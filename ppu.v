==> flow/design.v <==
module marsohod2
(
    input   wire        clk,
    output  wire [3:0]  led,
    input   wire [1:0]  keys,
    output  wire        adc_clock_20mhz,
    input   wire [7:0]  adc_input,
    output  wire        sdram_clock,
    output  wire [11:0] sdram_addr,
    output  wire [1:0]  sdram_bank,
    inout   wire [15:0] sdram_dq,
    output  wire        sdram_ldqm,
    output  wire        sdram_udqm,
    output  wire        sdram_ras,
    output  wire        sdram_cas,
    output  wire        sdram_we,
    output  wire [4:0]  vga_r,
    output  wire [5:0]  vga_g,
    output  wire [4:0]  vga_b,
    output  wire        vga_hs,
    output  wire        vga_vs,
    input   wire        ftdi_rx,
    output  wire        ftdi_tx,
    input   wire [3:0]  k4,
    output  wire [7:0]  hex,
    output  wire [3:0]  en7
);
wire locked;
wire clock_25;
pll unit_pll
(
    .clk       (clk),
    .m25       (clock_25),
    .locked    (locked)
);
ppu PPUModule
(
    .CLOCK          (clock_25),
    .VGA_R          (vga_r[4:1]),
    .VGA_G          (vga_g[5:2]),
    .VGA_B          (vga_b[4:1]),
    .VGA_HS         (vga_hs),
    .VGA_VS         (vga_vs),
    .charmap_addr   (charmap_addr),
    .chardat_addr   (chardat_addr),
    .charmap_ppu    (charmap_ppu),
    .chardat_ppu    (chardat_ppu),
);
wire [15:0] address;            
wire [ 7:0] data_w;              
wire        charmap_we;          
wire        chardat_we;          
wire [ 7:0] charmap_cpu;         
wire [ 7:0] chardat_cpu;         
wire [ 9:0] charmap_addr;
wire [ 7:0] charmap_ppu;
wire [ 9:0] chardat_addr;
wire [ 7:0] chardat_ppu;
charmap UnitCharmap
(
    .clock     (clk),
    .address_a (address[9:0]),
    .q_a       (charmap_cpu),
    .data_a    (data_w),
    .wren_a    (charmap_we),
    .address_b (charmap_addr),
    .q_b       (charmap_ppu),
);
chardata UnitChardata
(
    .clock     (clk),
    .address_a (address[9:0]),
    .q_a       (chardat_cpu),
    .data_a    (data_w),
    .wren_a    (chardat_we),
    .address_b (chardat_addr),
    .q_b       (chardat_ppu),
);
endmodule
module ppu
(
    input   wire        CLOCK,        
    output  reg  [3:0]  VGA_R,
    output  reg  [3:0]  VGA_G,
    output  reg  [3:0]  VGA_B,
    output  wire        VGA_HS,
    output  wire        VGA_VS,
    output  reg  [9:0]  charmap_addr,
    output  reg  [9:0]  chardat_addr,
    input   wire [7:0]  charmap_ppu,
    input   wire [7:0]  chardat_ppu
);
parameter hz_visible = 640;
parameter hz_front   = 16;
parameter hz_sync    = 96;
parameter hz_back    = 48;
parameter hz_whole   = 800;
parameter vt_visible = 480;
parameter vt_front   = 10;
parameter vt_sync    = 2;
parameter vt_back    = 33;
parameter vt_whole   = 525;
assign VGA_HS = x  < (hz_back + hz_visible + hz_front);  
assign VGA_VS = y >= (vt_back + vt_visible + vt_front);  
wire        xmax = (x == hz_whole - 1);
wire        ymax = (y == vt_whole - 1);
reg  [ 9:0] x    = 0;
reg  [ 9:0] y    = 0;
wire [ 9:0] X    = x - hz_back - 64 + 16;  
wire [ 9:0] Y    = y - vt_back;            
reg  [ 7:0] mask;
always @(posedge CLOCK) begin
    x <= xmax ?         0 : x + 1;
    y <= xmax ? (ymax ? 0 : y + 1) : y;
    case (X[3:0])
    4'h0: chardat_addr <= {Y[8:4], X[8:4]};
    4'h1: charmap_addr <= {chardat_ppu[7:0], Y[3:1]};
    4'hF: mask <= charmap_ppu;
    endcase
    if (x >= hz_back && x < hz_visible + hz_back && y >= vt_back && y < vt_visible + vt_back)
    begin
        if (x >= hz_back+64 && x < hz_back+64+512)
            {VGA_R, VGA_G, VGA_B} <= mask[ 3'h7 - X[3:1] ] ? 12'hCCC : 12'h000;
        else
            {VGA_R, VGA_G, VGA_B} <= 12'h111;
    end
    else {VGA_R, VGA_G, VGA_B} <= 12'b0;
end
endmodule
Reports on ppu --
The steps from the RTL of ppu to its reports follow in flow order. Line numbers count from 1 in the design file above. Operators carry their Yosys type and port widths (W data, S select, Z words). Cell names lack the library's common part. Not given: n/a
Inputs: design top ppu, clock port CLOCK, standard-cell library sky130hd, library corner tt_025C_1v80

After elaboration --
Yosys after proc, flatten, opt, wreduce and memory -nomap, before mapping. Memory bits, and registers merged into a memory's read port (data or address), are not among the register bits. Print and check cells are not counted. Equal cells are merged and count once.
Cells by class: shifts and indexed selects 1, eq/ne operators 4, div/mod/pow operators 0, reductions and logical operators 6, bitwise operators 0, muxes and demuxes 2, order comparisons 8, $mul 0, $add $sub $neg 7
Operators by type and width (count):
- $lt A10 B10 Y1 const B | 4
- $add A10 B1 Y10 const B | 2
- $eq A10 B10 Y1 const B | 2
- $ge A10 B6 Y1 const B | 2
- $sub A9 B6 Y9 const B | 2
- $mux W12 | 1
- $ge A10 B10 Y1 const B | 1
- $ge A10 B7 Y1 const B | 1
- $add A9 B6 Y9 const B | 1
- $sub A9 B8 Y9 const B | 1
- $mux W9 | 1
- $shiftx A8 B3 Y1 | 1
- $logic_and A1 B1 Y1 | 4
- $eq A4 B1 Y1 const B | 1
- $eq A4 B4 Y1 const B | 1
- $logic_not A4 Y1 | 1
- $sub A3 B3 Y3 const A | 1
- $reduce_and A2 Y1 | 1
Storage and ports: latch bits 0, bits in read-only memories 0, bits in registers 60, clocked read ports x word width 0, elaborated cells 39, memories kept 0, output and inout port bits 34, memory bits (writable) 0

Logic depth --
Depth = most cells in a row (Yosys ltp): at word level without a register or memory, in the mapped netlist without a sequential cell, where the memories' decode and read muxes count.
Depth: depth after elaboration 7, ABC_AREA 0, depth in mapped cells 6

Netlist --
Yosys stat after the flow's synthesis: flattened, memories mapped to cells. It holds for the ABC_AREA given above (unset counts as 0); a run with the other value may have another netlist. The area totals of this step are shown rounded.
Synthesis totals: sequential area 1380 µm², mapped cells 188, chip area (Yosys) 2340 µm², mapped flip-flops 50, buffers 20
Cells by type (count):
- edfxtp_1 | 38
- dfxtp_1 | 12
- xor2_1 | 13
- ha_1 | 8
- xnor2_1 | 10
- buf_4 | 10
- nor2_1 | 19
- mux2i_1 | 5
- and3_1 | 6
- nand2_1 | 9
- nand4_1 | 5
- nand3_1 | 6
- inv_1 | 7
- buf_6 | 2
- mux4_2 | 1
- buf_2 | 4
- nor2b_1 | 3
- a21o_1 | 2
Other cell types: 21; their cells: 28.

Path before layout --
Path of least setup slack by OpenSTA after synthesis, without wires, with an ideal clock, recovery checks aside; 20% of the period is set as input and as output delay. Where synthesis merged equal registers, the netlist keeps one of their names.
Path post-synthesis: path kind flip-flop to flip-flop, start register x[1], end register charmap_addr[0], time at the first pin 0 ps, period 1730 ps, arrival 1481 ps, buffers on the path 1, data required time 1338 ps, driving pins on the path 5, path delay 1873 ps, setup slack -144 ps, synthesis period reached 1874 ps
"path delay" = arrival - input delay + setup time. "driving pins on the path": output pins that drive a net of the path, with the launching flip-flop's if there is one; two outputs of one cell count as two. "synthesis period reached" = period - worst setup slack (recovery checks aside). The figure is calculated, with input and output delays left at 20% of the set period. The rows between start and end are the longest chain of elaborated cells between them; the timing report does not say that the signal goes this way. Where chains are equally long, one stands for them. Each line given opens the expression or statement behind the cell; cells for indexed reads and writes are added by Yosys, which also makes memories of some case tables.
On the way, post-synthesis: path through dfxtp_1 -> buf_2 -> inv_1 -> ha_1 -> nor3b_1, length of the longest elaborated chain 4, elaborated cells between the ends (all ways) 4, source lines of those cells 2, classes of those cells add/sub: 3; eq/ne: 1
RTL lines, path post-synthesis:
- start: declaration | line 107 | reg  [ 9:0] x    = 0;
- start: assignment | line 113 | x <= xmax ?         0 : x + 1;
- $sub A9 B6 Y9 | line 109 | wire [ 9:0] X    = x - hz_back - 64 + 16;
- $sub A9 B8 Y9 | line 109
- $add A9 B6 Y9 | line 109
- $eq A4 B1 Y1 | line 115 | case (X[3:0])
- end: assignment | line 117 | 4'h1: charmap_addr <= {chardat_ppu[7:0], Y[3:1]};
- end: declaration | line 88 | output  reg  [9:0]  charmap_addr,

Path in the finished layout --
From the final timing report of entry A: the path of least setup slack in the routed layout; clock arrival at registers is part of the times. The path's times are printed in steps of 10 ps; the period is the one set.
Path after layout: path kind flip-flop to output port, start register y[0], end output VGA_VS, buffers on the path 1, time at the first pin 310 ps, output delay 290 ps, setup slack -440 ps, data required time 1160 ps, period 1450 ps, driving pins on the path 5, arrival 1600 ps
The rows between start and end are the longest chain of elaborated cells between them; the timing report does not say that the signal goes this way. Where chains are equally long, one stands for them.
On the way, after layout: path through edfxtp_1 -> ha_1 -> o21ai_0 -> a21boi_2 -> buf_2, length of the longest elaborated chain 1, elaborated cells between the ends (all ways) 1, source lines of those cells 1, classes of those cells compare: 1
RTL lines, path after layout:
- start: declaration | line 108 | reg  [ 9:0] y    = 0;
- start: assignment | line 114 | y <= xmax ? (ymax ? 0 : y + 1) : y;
- $ge A10 B10 Y1 | line 104 | assign VGA_VS = y >= (vt_back + vt_visible + vt_front);
- end: declaration | line 87 | output  wire        VGA_VS,

## Implementation results

Measured results for ppu: 2 stored runs of the Yosys and OpenROAD flow on sky130hd. The settings differ; the order carries no meaning. The constraints put input and output delay at 20% of the set period each and load the outputs with 0.01 pF.
"clock period achieved" is the run's clock period less its worst setup slack. It is reckoned from that one timing run; input and output delays stay at 20% of the period that was set.
"power consumption" rests on the timing tool's default activity at the inputs, not on a simulated workload.
Measured values are rounded.

[entry A] flow files
==> flow/run.sh <==
#!/bin/bash
# the make line also repeats the synthesis and layout settings of config.mk as NAME=value (left out here)
make -C /OpenROAD-flow-scripts/flow DESIGN_CONFIG=/design/flow/config.mk WORK_HOME=/design/flow/orfs CLKGATE_MAP_FILE= finish
==> flow/config.mk <==
export PLATFORM = sky130hd
export DESIGN_NAME = ppu
export DESIGN_NICKNAME = ppu
export VERILOG_FILES = /design/flow/design.v
export SDC_FILE = /design/flow/constraint.sdc
export NUM_CORES = 4
export LEC_CHECK = 0
export ABC_AREA = 0
export CAP_MARGIN = 5
export CORE_ASPECT_RATIO = 0.86
export CORE_MARGIN = 6
export CORE_UTILIZATION = 51
export CTS_CLUSTER_DIAMETER = 167
export GPL_ROUTABILITY_DRIVEN = 0
export MAX_ROUTING_LAYER = met4
export MIN_ROUTING_LAYER = met1
export PLACE_DENSITY_LB_ADDON = 0.13
export SLEW_MARGIN = 20
==> flow/constraint.sdc <==
create_clock -name core_clock -period 1.45 [get_ports {CLOCK}]
set_input_delay 0.2900 -clock core_clock [delete_from_list [all_inputs] [get_ports {CLOCK}]]
set_output_delay 0.2900 -clock core_clock [all_outputs]
set_load 0.01 [all_outputs]

[entry A] result: standard-cell area after layout 3350 µm²; utilization after routing 77.5 %; total die area 6350 µm²; synthesis area 2340 µm²; power consumption 0.00255 W; setup TNS -2850 ps; worst hold slack 526 ps; clock period achieved 1889 ps; smallest setup slack -439 ps

[entry B] flow files
==> flow/run.sh <==
#!/bin/bash
# the make line also repeats the synthesis and layout settings of config.mk as NAME=value (left out here)
make -C /OpenROAD-flow-scripts/flow DESIGN_CONFIG=/design/flow/config.mk WORK_HOME=/design/flow/orfs CLKGATE_MAP_FILE= finish
==> flow/config.mk <==
export PLATFORM = sky130hd
export DESIGN_NAME = ppu
export DESIGN_NICKNAME = ppu
export VERILOG_FILES = /design/flow/design.v
export SDC_FILE = /design/flow/constraint.sdc
export NUM_CORES = 4
export LEC_CHECK = 0
export CAP_MARGIN = 20
export CELL_PAD_IN_SITES_GLOBAL_PLACEMENT = 1
export CORE_MARGIN = 2
export CORE_UTILIZATION = 56
export CTS_CLUSTER_DIAMETER = 127
export GPL_ROUTABILITY_DRIVEN = 1
export MAX_ROUTING_LAYER = met4
export MIN_ROUTING_LAYER = met1
export PLACE_DENSITY_LB_ADDON = 0.28
export SLEW_MARGIN = 5
==> flow/constraint.sdc <==
create_clock -name core_clock -period 3.18 [get_ports {CLOCK}]
set_input_delay 0.6360 -clock core_clock [delete_from_list [all_inputs] [get_ports {CLOCK}]]
set_output_delay 0.6360 -clock core_clock [all_outputs]
set_load 0.01 [all_outputs]

[entry B] result: standard-cell area after layout 2860 µm²; utilization after routing 71.4 %; total die area 4700 µm²; synthesis area 2340 µm²; power consumption 0.00112 W; setup TNS 0 ps; worst hold slack 539 ps; clock period achieved 2676 ps; smallest setup slack 504 ps
